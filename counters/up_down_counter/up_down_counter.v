==> flow/design.v <==
`timescale 1ns / 1ps
module up_down_counter(
    out,
    clk,
    reverse,
    reset,
    enable
    );
    input wire clk, reverse, reset, enable;
    output wire [15:0] out;
    reg [15:0] counter;
    always @(posedge clk or posedge reset)
      if (reset) begin
        counter <= 16'b0;
      end else
        if (enable) begin
          if (reverse) begin
            counter <= counter - 16'd1;
          end else begin
            counter <= counter + 16'd1;
          end
      end 
      assign out = counter;
endmodule
# Tool chain data of up_down_counter

The steps from the RTL of up_down_counter to its reports follow in flow order.
Line numbers count from 1 in the design file above.
Cell names lack the library's common part.
Not given: -

Design top: up_down_counter
Clock: clk
Cell library: sky130hd
Corner: tt_025C_1v80

# Elaborated design

Yosys after proc, flatten, opt, wreduce and memory -nomap, before mapping. Enables and synchronous resets that opt folds into registers are not counted as muxes. Memory bits, and registers merged into a memory's read port (data or address), are not among the register bits. Print and check cells are not counted. Equal cells are merged and count once.

Register bits after elaboration: 16
Output and inout bits: 16
Cells after elaboration: 4

Add/subtract/negate cells: 2
Multiplexer cells: 1

Operator list:

| kind                                                                  | number |
| 16-bit by 1-bit adder with 16-bit output (second input constant)      | 1 |
| 16-bit by 1-bit subtractor with 16-bit output (second input constant) | 1 |
| 16-bit two-way mux                                                    | 1 |

# Longest topological paths

Yosys ltp: most cells in a row. Word level: on the elaborated netlist, between registers, memories and ports. Mapped: between sequential cells and ports; inverters and the memories' decode and read muxes count.

Word-level depth: 2
ABC_AREA: 0
Gate-level depth with buffers: 8
Gate-level depth less buffers: 7

# After synthesis

The flow's flattened synthesis, as Yosys stat reports it; memories are mapped. The netlist is that of the ABC_AREA named above (0 if unset); the other value can give another one.
Totals and module areas in this step are rounded.

Cells in the netlist: 139
Chip area (Yosys): 0.001371 sq mm
Mapped flip-flops: 16

Cells by type:

| type      | number | total area (sq um) |
| dfrtp_1   | 16     | 400.384 |
| ha_1      | 14     | 175.168 |
| mux2_2    | 11     | 123.869 |
| xnor2_1   | 9      | 78.826 |
| a21oi_1   | 13     | 65.062 |
| nand2_1   | 12     | 45.043 |
| a21o_1    | 4      | 30.029 |
| a2111oi_4 | 1      | 27.526 |
| nor2_1    | 7      | 26.275 |
| xor2_1    | 3      | 26.275 |
| o31ai_2   | 2      | 25.024 |
| inv_1     | 6      | 22.522 |
| o31ai_4   | 1      | 21.27 |
| fa_1      | 1      | 20.019 |
| a31oi_1   | 3      | 18.768 |
| nand2b_1  | 3      | 18.768 |
| o211a_4   | 1      | 17.517 |
| o211ai_1  | 2      | 15.014 |

Other cell types: 24; their cells: 30.

# Path before layout

Source: OpenSTA report_checks on the synthesized netlist (no wires, ideal clock, input and output delay 20% of the period each), path of least setup slack; recovery checks are left aside. Register names are those of the netlist, which keeps one name where synthesis merged equal registers.

Path type: input to register
Start: input reverse
End: register counter[12]
Clock period: 3010 ps
Input delay: 602 ps
Time at the first pin: 602 ps
Arrival time: 2091 ps
Required time: 2885 ps
Slack: 794 ps
Path delay: 1614 ps
Stages: 7
Buffers on the path: 0
Synthesis period reached: 2216 ps

"path delay" is the arrival time less input delay plus setup time.
"stages": output pins that drive a net of the path, with the launching flip-flop's if there is one; two outputs of one cell count as two.
"synthesis period reached" = period - worst setup slack (recovery checks aside). The figure is calculated, with input and output delays left at 20% of the set period.
The rows between start and end are the longest chain of elaborated cells between them; the timing report does not say that the signal goes this way. Where chains are equally long, one stands for them.
Each line given opens the expression or statement behind the cell; cells for indexed reads and writes are added by Yosys, which also makes memories of some case tables.
A register here has more assigning lines than the two given.

Path through: fa_1 > a21oi_1 > o211ai_1 > a31oi_1 > o21ai_1 > xor2_1 > mux2_2
Cells in the longest elaborated chain: 1
Elaborated cells on any way between the ends: 1
RTL lines with such cells: 1

RTL lines, path post-synthesis:

| what               | line | source |
| start, declared    | 9    | `input wire clk, reverse, reset, enable;` |
| 16-bit two-way mux | 17   | `if (reverse) begin` |
| end, assigned      | 18   | `counter <= counter - 16'd1;` |
| end, assigned      | 20   | `counter <= counter + 16'd1;` |
| end, declared      | 11   | `reg [15:0] counter;` |

# Path in the finished layout

From the final timing report of entry A: the path of least setup slack in the routed layout; clock arrival at registers is part of the times.
The report prints the path's times to 10 ps; the period is as set.

Path type: input to register
Start: input reverse
End: register counter[15]
Clock period: 2270 ps
Input delay: 450 ps
Time at the first pin: 450 ps
Arrival time: 2340 ps
Required time: 2430 ps
Slack: 90 ps
Stages: 8
Buffers on the path: 2

The rows between start and end are the longest chain of elaborated cells between them; the timing report does not say that the signal goes this way. Where chains are equally long, one stands for them.
A register here has more assigning lines than the two given.

Path through: clkdlybuf4s15_2 > buf_4 > ha_1 > a21o_1 > o211a_4 > a2111oi_4 > a211o_1 > o2111ai_1
Cells in the longest elaborated chain: 1
Elaborated cells on any way between the ends: 1
RTL lines with such cells: 1

RTL lines, path post-layout:

| what               | line | source |
| start, declared    | 9    | `input wire clk, reverse, reset, enable;` |
| 16-bit two-way mux | 17   | `if (reverse) begin` |
| end, assigned      | 18   | `counter <= counter - 16'd1;` |
| end, assigned      | 20   | `counter <= counter + 16'd1;` |
| end, declared      | 11   | `reg [15:0] counter;` |

Hand-over note for up_down_counter

Stored flow runs of up_down_counter (2 of them; Yosys, OpenROAD, sky130hd). They differ in their settings and are not a sequence. Constraints: input delay and output delay 20% of the set period each, output load 0.01 pF.
"clock period reached" = clock period - worst setup slack. The figure is calculated, with input and output delays left at 20% of the set period.
"time of the worst setup path" = time allowed to the worst setup path (clock period - input delay - output delay, where it has them) - its slack; a late launch clock adds to it, a late capture clock takes from it.
"total power after layout" rests on the timing tool's default activity at the inputs, not on a simulated workload.
"time of the worst setup path" is known to 10 ps.
The results are shown rounded.
Among the settings, - means not set for that run.
Results: - = not shown.

| item                                           | entry A           | entry B |
| period_ns                                      | 2.27              | 2.79    |
| CAP_MARGIN                                     | 20                | 20      |
| CORE_MARGIN                                    | 2                 | 2       |
| CORE_UTILIZATION                               | 40                | 64      |
| SLEW_MARGIN                                    | 20                | 20      |
| PLACE_DENSITY                                  | -                 | 0.73    |
| CELL_PAD_IN_SITES_GLOBAL_PLACEMENT             | -                 | 0       |
| CELL_PAD_IN_SITES_DETAIL_PLACEMENT             | -                 | 1       |
| TNS_END_PERCENT                                | -                 | 45      |
| ABC_AREA                                       | -                 | 0       |
| MIN_ROUTING_LAYER                              | -                 | met2    |
| total power after layout (mW)                  | 3.071             | -       |
| clock period reached (ps)                      | 2179              | -       |
| setup slack of the worst path (ps)             | 91                | -       |
| die footprint (sq mm)                          | 0.003912          | -       |
| cell area after synthesis (sq mm)              | 0.001371          | -       |
| standard-cell area of the final layout (sq mm) | 0.001911          | -       |
| time of the worst setup path (ps)              | 1720              | -       |
| worst path kind                                | input to register | -       |
| setup total negative slack (ps)                | 0                 | -       |

Entry B: no final report: placement broke off with DPL-0033

End of note.
